==> flow/design.v <==
module fake_sample_ram(					
	input clk,				
	input [6:0] addr,				
	output reg [15:0] dout				
);					
	wire [15:0] memory [127:0];				
	always @(posedge clk)				
		dout = memory[addr];			
	assign memory[	  0	] =	{1'b0, 6'd17, 6'd24 ,3'd0};	 
	assign memory[	  1	] =	{1'b0, 6'd44, 6'd24 ,3'd0};	 
	assign memory[	  2	] =	{1'b0, 6'd48, 6'd24 ,3'd0};	 
	assign memory[	  3	] =	{1'b0, 6'd53, 6'd24 ,3'd0};	 
	assign memory[	  4	] =	{1'b1, 6'd0, 6'd12 ,3'd0};	 
	assign memory[	  5	] =	{1'b0, 6'd29, 6'd12 ,3'd0};	 
	assign memory[	  6	] =	{1'b0, 6'd41, 6'd12 ,3'd0};	 
	assign memory[	  7	] =	{1'b0, 6'd48, 6'd12 ,3'd0};	 
	assign memory[	  8	] =	{1'b0, 6'd39, 6'd12 ,3'd0};	 
	assign memory[	  9	] =	{1'b1, 6'd0, 6'd12 ,3'd0};	 
	assign memory[	 10	] =	{1'b0, 6'd34, 6'd24 ,3'd0};	 
	assign memory[	 11	] =	{1'b0, 6'd41, 6'd24 ,3'd0};	 
	assign memory[	 12	] =	{1'b0, 6'd46, 6'd24 ,3'd0};	 
	assign memory[	 13	] =	{1'b0, 6'd37, 6'd24 ,3'd0};	 
	assign memory[	 14	] =	{1'b1, 6'd0, 6'd12 ,3'd0};	 
	assign memory[	 15	] =	{1'b0, 6'd29, 6'd12 ,3'd0};	 
	assign memory[	 16	] =	{1'b0, 6'd41, 6'd12 ,3'd0};	 
	assign memory[	 17	] =	{1'b0, 6'd44, 6'd12 ,3'd0};	 
	assign memory[	 18	] =	{1'b0, 6'd48, 6'd12 ,3'd0};	 
	assign memory[	 19	] =	{1'b1, 6'd0, 6'd0 ,3'd0};	 
	assign memory[	 20	] =	{1'b1, 6'd0, 6'd12 ,3'd0};	 
	assign memory[	 21	] =	{1'b1, 6'd0, 6'd8 ,3'd0};	 
	assign memory[	 22	] =	{1'b1, 6'd0, 6'd12 ,3'd0};	 
	assign memory[	 23	] =	{1'b1, 6'd0, 6'd8 ,3'd0};	 
	assign memory[	 24	] =	{1'b1, 6'd0, 6'd12 ,3'd0};	 
	assign memory[	 25	] =	{1'b1, 6'd0, 6'd8 ,3'd0};	 
	assign memory[	 26	] =	{1'b1, 6'd0, 6'd12 ,3'd0};	 
	assign memory[	 27	] =	{1'b1, 6'd0, 6'd8 ,3'd0};	 
	assign memory[	 28	] =	{1'b1, 6'd0, 6'd0 ,3'd0};	 
	assign memory[	 29	] =	{1'b1, 6'd0, 6'd0 ,3'd0};	 
	assign memory[	 30	] =	{1'b1, 6'd0, 6'd0 ,3'd0};	 
	assign memory[	 31	] =	{1'b1, 6'd0, 6'd0 ,3'd0};	 
	assign memory[	 32	] =	{1'b1, 6'd0, 6'd36 ,3'd0};	 
	assign memory[	 33	] =	{1'b1, 6'd0, 6'd36 ,3'd0};	 
	assign memory[	 34	] =	{1'b1, 6'd0, 6'd54 ,3'd0};	 
	assign memory[	 35	] =	{1'b1, 6'd0, 6'd18 ,3'd0};	 
	assign memory[	 36	] =	{1'b1, 6'd0, 6'd18 ,3'd0};	 
	assign memory[	 37	] =	{1'b1, 6'd0, 6'd18 ,3'd0};	 
	assign memory[	 38	] =	{1'b1, 6'd0, 6'd18 ,3'd0};	 
	assign memory[	 39	] =	{1'b1, 6'd0, 6'd18 ,3'd0};	 
	assign memory[	 40	] =	{1'b1, 6'd0, 6'd18 ,3'd0};	 
	assign memory[	 41	] =	{1'b1, 6'd0, 6'd18 ,3'd0};	 
	assign memory[	 42	] =	{1'b1, 6'd0, 6'd36 ,3'd0};	 
	assign memory[	 43	] =	{1'b1, 6'd0, 6'd18 ,3'd0};	 
	assign memory[	 44	] =	{1'b1, 6'd0, 6'd18 ,3'd0};	 
	assign memory[	 45	] =	{1'b1, 6'd0, 6'd18 ,3'd0};	 
	assign memory[	 46	] =	{1'b1, 6'd0, 6'd18 ,3'd0};	 
	assign memory[	 47	] =	{1'b1, 6'd0, 6'd18 ,3'd0};	 
	assign memory[	 48	] =	{1'b1, 6'd0, 6'd9 ,3'd0};	 
	assign memory[	 49	] =	{1'b1, 6'd0, 6'd9 ,3'd0};	 
	assign memory[	 50	] =	{1'b1, 6'd0, 6'd18 ,3'd0};	 
	assign memory[	 51	] =	{1'b1, 6'd0, 6'd18 ,3'd0};	 
	assign memory[	 52	] =	{1'b1, 6'd0, 6'd18 ,3'd0};	 
	assign memory[	 53	] =	{1'b1, 6'd0, 6'd9 ,3'd0};	 
	assign memory[	 54	] =	{1'b1, 6'd0, 6'd9 ,3'd0};	 
	assign memory[	 55	] =	{1'b1, 6'd0, 6'd18 ,3'd0};	 
	assign memory[	 56	] =	{1'b1, 6'd0, 6'd9 ,3'd0};	 
	assign memory[	 57	] =	{1'b1, 6'd0, 6'd9 ,3'd0};	 
	assign memory[	 58	] =	{1'b1, 6'd0, 6'd18 ,3'd0};	 
	assign memory[	 59	] =	{1'b1, 6'd0, 6'd9 ,3'd0};	 
	assign memory[	 60	] =	{1'b1, 6'd0, 6'd9 ,3'd0};	 
	assign memory[	 61	] =	{1'b1, 6'd0, 6'd9 ,3'd0};	 
	assign memory[	 62	] =	{1'b1, 6'd0, 6'd9 ,3'd0};	 
	assign memory[	 63	] =	{1'b1, 6'd0, 6'd9 ,3'd0};	 
	assign memory[	 64	] =	{1'b1, 6'd0, 6'd6 ,3'd0};	 
	assign memory[	 65	] =	{1'b1, 6'd0, 6'd8 ,3'd0};	 
	assign memory[	 66	] =	{1'b1, 6'd0, 6'd34 ,3'd0};	 
	assign memory[	 67	] =	{1'b1, 6'd0, 6'd6 ,3'd0};	 
	assign memory[	 68	] =	{1'b1, 6'd0, 6'd8 ,3'd0};	 
	assign memory[	 69	] =	{1'b1, 6'd0, 6'd34 ,3'd0};	 
	assign memory[	 70	] =	{1'b1, 6'd0, 6'd6 ,3'd0};	 
	assign memory[	 71	] =	{1'b1, 6'd0, 6'd8 ,3'd0};	 
	assign memory[	 72	] =	{1'b1, 6'd0, 6'd10 ,3'd0};	 
	assign memory[	 73	] =	{1'b1, 6'd0, 6'd6 ,3'd0};	 
	assign memory[	 74	] =	{1'b1, 6'd0, 6'd8 ,3'd0};	 
	assign memory[	 75	] =	{1'b1, 6'd0, 6'd10 ,3'd0};	 
	assign memory[	 76	] =	{1'b1, 6'd0, 6'd6 ,3'd0};	 
	assign memory[	 77	] =	{1'b1, 6'd0, 6'd8 ,3'd0};	 
	assign memory[	 78	] =	{1'b1, 6'd0, 6'd10 ,3'd0};	 
	assign memory[	 79	] =	{1'b1, 6'd0, 6'd6 ,3'd0};	 
	assign memory[	 80	] =	{1'b1, 6'd0, 6'd8 ,3'd0};	 
	assign memory[	 81	] =	{1'b1, 6'd0, 6'd10 ,3'd0};	 
	assign memory[	 82	] =	{1'b1, 6'd0, 6'd6 ,3'd0};	 
	assign memory[	 83	] =	{1'b1, 6'd0, 6'd56 ,3'd0};	 
	assign memory[	 84	] =	{1'b1, 6'd0, 6'd8 ,3'd0};	 
	assign memory[	 85	] =	{1'b1, 6'd0, 6'd8 ,3'd0};	 
	assign memory[	 86	] =	{1'b1, 6'd0, 6'd8 ,3'd0};	 
	assign memory[	 87	] =	{1'b1, 6'd0, 6'd8 ,3'd0};	 
	assign memory[	 88	] =	{1'b1, 6'd0, 6'd40 ,3'd0};	 
	assign memory[	 89	] =	{1'b1, 6'd0, 6'd60 ,3'd0};	 
	assign memory[	 90	] =	{1'b1, 6'd0, 6'd6 ,3'd0};	 
	assign memory[	 91	] =	{1'b1, 6'd0, 6'd14 ,3'd0};	 
	assign memory[	 92	] =	{1'b1, 6'd0, 6'd28 ,3'd0};	 
	assign memory[	 93	] =	{1'b1, 6'd0, 6'd6 ,3'd0};	 
	assign memory[	 94	] =	{1'b1, 6'd0, 6'd16 ,3'd0};	 
	assign memory[	 95	] =	{1'b1, 6'd0, 6'd26 ,3'd0};	 
	assign memory[	 96	] =	{1'b1, 6'd0, 6'd0 ,3'd0};	 
	assign memory[	 97	] =	{1'b1, 6'd0, 6'd0 ,3'd0};	 
	assign memory[	 98	] =	{1'b1, 6'd0, 6'd0 ,3'd0};	 
	assign memory[	 99	] =	{1'b1, 6'd0, 6'd0 ,3'd0};	 
	assign memory[	100	] =	{1'b1, 6'd0, 6'd0 ,3'd0};	 
	assign memory[	101	] =	{1'b1, 6'd0, 6'd0 ,3'd0};	 
	assign memory[	102	] =	{1'b1, 6'd0, 6'd0 ,3'd0};	 
	assign memory[	103	] =	{1'b1, 6'd0, 6'd0 ,3'd0};	 
	assign memory[	104	] =	{1'b1, 6'd0, 6'd0 ,3'd0};	 
	assign memory[	105	] =	{1'b1, 6'd0, 6'd0 ,3'd0};	 
	assign memory[	106	] =	{1'b1, 6'd0, 6'd0 ,3'd0};	 
	assign memory[	107	] =	{1'b1, 6'd0, 6'd0 ,3'd0};	 
	assign memory[	108	] =	{1'b1, 6'd0, 6'd0 ,3'd0};	 
	assign memory[	109	] =	{1'b1, 6'd0, 6'd0 ,3'd0};	 
	assign memory[	110	] =	{1'b1, 6'd0, 6'd0 ,3'd0};	 
	assign memory[	111	] =	{1'b1, 6'd0, 6'd0 ,3'd0};	 
	assign memory[	112	] =	{1'b1, 6'd0, 6'd0 ,3'd0};	 
	assign memory[	113	] =	{1'b1, 6'd0, 6'd0 ,3'd0};	 
	assign memory[	114	] =	{1'b1, 6'd0, 6'd0 ,3'd0};	 
	assign memory[	115	] =	{1'b1, 6'd0, 6'd0 ,3'd0};	 
	assign memory[	116	] =	{1'b1, 6'd0, 6'd0 ,3'd0};	 
	assign memory[	117	] =	{1'b1, 6'd0, 6'd0 ,3'd0};	 
	assign memory[	118	] =	{1'b1, 6'd0, 6'd0 ,3'd0};	 
	assign memory[	119	] =	{1'b1, 6'd0, 6'd0 ,3'd0};	 
	assign memory[	120	] =	{1'b1, 6'd0, 6'd0 ,3'd0};	 
	assign memory[	121	] =	{1'b1, 6'd0, 6'd0 ,3'd0};	 
	assign memory[	122	] =	{1'b1, 6'd0, 6'd0 ,3'd0};	 
	assign memory[	123	] =	{1'b1, 6'd0, 6'd0 ,3'd0};	 
	assign memory[	124	] =	{1'b1, 6'd0, 6'd0 ,3'd0};	 
	assign memory[	125	] =	{1'b1, 6'd0, 6'd0 ,3'd0};	 
	assign memory[	126	] =	{1'b1, 6'd0, 6'd0 ,3'd0};	 
	assign memory[	127	] =	{1'b1, 6'd0, 6'd0 ,3'd0};	 
endmodule
# Tool chain data of fake_sample_ram
# Tool output for the design above, in the order of the flow.
# Lines are those of the file above, counted from 1.
# The mark - stands for no value.
# setup
design	fake_sample_ram
clk_port	clk
library	sky130hd
corner	tt_025C_1v80

# Word level
# Source: Yosys, flattened and elaborated, memories not mapped. Widths are those after wreduce; folded enables and synchronous resets count as part of the registers. Registers that Yosys merges into a memory's read port (data or address) are not register bits. Print and check cells do not count. Equal cells are merged and count once.
# bits
regBits	16
out_inout_bits	16
# classes
n_eq	127
mux	1
n_reduce_logical	13
# ops
cell	count
parallel mux 16 bit (select 30 bit)	1
equality test 7 bit with constant B	64
equality test 7 x 6 -> 1 bit with constant B	32
equality test 7 x 5 -> 1 bit with constant B	16
equality test 7 x 4 -> 1 bit with constant B	8
OR reduction 37 bit	1
equality test 7 x 3 -> 1 bit with constant B	4
OR reduction 17 bit	1
OR reduction 14 bit	1
equality test 7 x 2 -> 1 bit with constant B	2
OR reduction 11 bit	1
OR reduction 9 bit	1
OR reduction 2 bit	4
equality test 7 x 1 -> 1 bit with constant B	1
zero test 7 bit	1
OR reduction 7 bit	1
OR reduction 4 bit	1
OR reduction 3 bit	1

# Logic depth
# Longest topological path by Yosys (ltp), each cell counted once; first at word level (registers and memories cut), then after technology mapping (sequential cells cut; the memories' decode and read muxes count).
# logic_depth
depth_word	3
abc_area	1
ltp_mapped	12
ltp_nobuf	11

# Netlist
# Source: synth_stat.txt of the flow (Yosys; design flattened, memories mapped). It holds for the ABC_AREA given above (unset counts as 0); a run with the other value may have another netlist.
# The area totals of this step are shown rounded.
# by_type
cell_type	count	area_total_um2
sky130_fd_sc_hd__nand2_1	83	311.549
sky130_fd_sc_hd__dfxtp_1	13	260.25
sky130_fd_sc_hd__nor2_1	46	172.666
sky130_fd_sc_hd__nand3_1	23	115.11
sky130_fd_sc_hd__inv_1	19	71.318
sky130_fd_sc_hd__nand4_1	5	31.28
sky130_fd_sc_hd__buf_4	4	30.029
sky130_fd_sc_hd__a21oi_1	5	25.024
sky130_fd_sc_hd__nor2_2	4	25.024
sky130_fd_sc_hd__inv_2	4	15.014
sky130_fd_sc_hd__nand2_2	2	12.512
sky130_fd_sc_hd__nand3_2	1	10.01
sky130_fd_sc_hd__nor3_1	2	10.01
sky130_fd_sc_hd__o21ai_0	2	10.01
sky130_fd_sc_hd__nand3b_1	1	7.507
sky130_fd_sc_hd__and2_1	1	6.256
sky130_fd_sc_hd__buf_2	1	5.005
sky130_fd_sc_hd__conb_1	1	3.754
# mapped
cell_count	217
area_um2	1120
sequential_area_um2	260
ffs	13
n_buf	5

# Timing after synthesis
# Path of least setup slack by OpenSTA after synthesis, without wires, with an ideal clock, recovery checks aside; 20% of the period is set as input and as output delay. Where synthesis merged equal registers, the netlist keeps one of their names.
# synth_timing
path_type	input to register
from	input addr[1]
to	register dout[13]
tclk_ns	2.02
setup_time_ns	0.115
t_arrival_ns	1.382
required_time_ns	1.905
slack_ns	0.523
delay_ns	1.093
stages	11
n_path_buf	1
synth_period_reached_ns	1.497
# "delay_ns" is the arrival time less input delay plus setup time.
# "stages" counts driving pins, that of a launching flip-flop among them; a cell with two outputs on the path counts twice.
# "synth_period_reached_ns" = period - worst setup slack (recovery checks aside). The figure is calculated, with input and output delays left at 20% of the set period.
# Between the ends stands the longest chain of elaborated cells between them, by number of cells; it is not shown to be the way that was timed. Of several equally long chains one is given.
# A line is the first line of the expression or statement that the cell stems from. Yosys adds cells for indexed reads and writes and turns some case tables into memories.
# synth_between
cell_sequence	sky130_fd_sc_hd__buf_4 sky130_fd_sc_hd__inv_1 sky130_fd_sc_hd__nand2_1 sky130_fd_sc_hd__nor2_1 sky130_fd_sc_hd__nor2_1 sky130_fd_sc_hd__nand3_1 sky130_fd_sc_hd__nand2_1 sky130_fd_sc_hd__nand2_1 sky130_fd_sc_hd__nor2_1 sky130_fd_sc_hd__nand3_2 sky130_fd_sc_hd__nand2_1
elab_chain_len	3
cone_cells	141
cone_lines	1
cone_classes	127 x eq/ne; 1 x mux; 13 x reduce/logical
# synth_lines
element	line_no	source
start: declaration	3	input [6:0] addr,
equality test 7 bit	8	dout = memory[addr];
OR reduction 37 bit	-
parallel mux 16 bit (select 30 bit)	8
end: assignment	8
end: declaration	4	output reg [15:0] dout

# Worst path after layout
# From the final timing report of flow run 1: the path of least setup slack in the routed layout; clock arrival at registers is part of the times.
# layout_timing
path_type	input to register
from	input addr[6]
to	register dout[6]
tclk_ns	2.68
setup_time_ns	0.10
t_arrival_ns	2.21
required_time_ns	2.85
slack_ns	0.63
stages	10
n_path_buf	1
# Between the ends stands the longest chain of elaborated cells between them, by number of cells; it is not shown to be the way that was timed. Of several equally long chains one is given.
# layout_between
cell_sequence	sky130_fd_sc_hd__clkdlybuf4s50_1 sky130_fd_sc_hd__inv_1 sky130_fd_sc_hd__nor2_4 sky130_fd_sc_hd__inv_1 sky130_fd_sc_hd__nor2_1 sky130_fd_sc_hd__a21oi_1 sky130_fd_sc_hd__nand2_1 sky130_fd_sc_hd__nor2_1 sky130_fd_sc_hd__nand3_2 sky130_fd_sc_hd__nand2_1
elab_chain_len	3
cone_cells	141
cone_lines	1
cone_classes	127 x eq/ne; 1 x mux; 13 x reduce/logical
# layout_lines
element	line_no	source
start: declaration	3	input [6:0] addr,
equality test 7 bit	8	dout = memory[addr];
OR reduction 37 bit	-
parallel mux 16 bit (select 30 bit)	8
end: assignment	8
end: declaration	4	output reg [15:0] dout

# Measured results for fake_sample_ram: 2 stored runs of the Yosys and OpenROAD flow on sky130hd. The settings differ; the order carries no meaning. The constraints put input and output delay at 20% of the set period each and load the outputs with 0.01 pF.
# "critical_path_time_ns" = time allowed to the worst setup path (clock period - input delay - output delay, where it has them) - its slack; a late launch clock adds to it, a late capture clock takes from it.
# "final_power_uw": no workload was simulated; the value follows from the tool's default switching activity.
# The measured numbers are rounded.
# A setting shown as . is not set for that run.
item,flow run 1,flow run 2
period_ns,2.68,2.16
CORE_UTILIZATION,48,42
SETUP_SLACK_MARGIN,0.5,0.21
PLACE_DENSITY_LB_ADDON,0.1,.
CELL_PAD_IN_SITES_DETAIL_PLACEMENT,0,.
ABC_AREA,1,.
GPL_TIMING_DRIVEN,1,.
MAX_ROUTING_LAYER,met4,met5
CAP_MARGIN,20,20
CORE_MARGIN,2,2
SLEW_MARGIN,20,20
PLACE_DENSITY,.,0.81
CELL_PAD_IN_SITES_GLOBAL_PLACEMENT,.,0
CTS_CLUSTER_SIZE,.,42
final_die_area_um2,2740,3940
critical_path_time_ns,1.51,1.46
critical_path_kind,input to register,input to register
finalCellArea_um2,1400,2080
final_power_uw,518,806
synthArea_um2,1120,1450
timing.setup.ws_ns,0.634,0.263
holdWs_ns,0.863,0.658
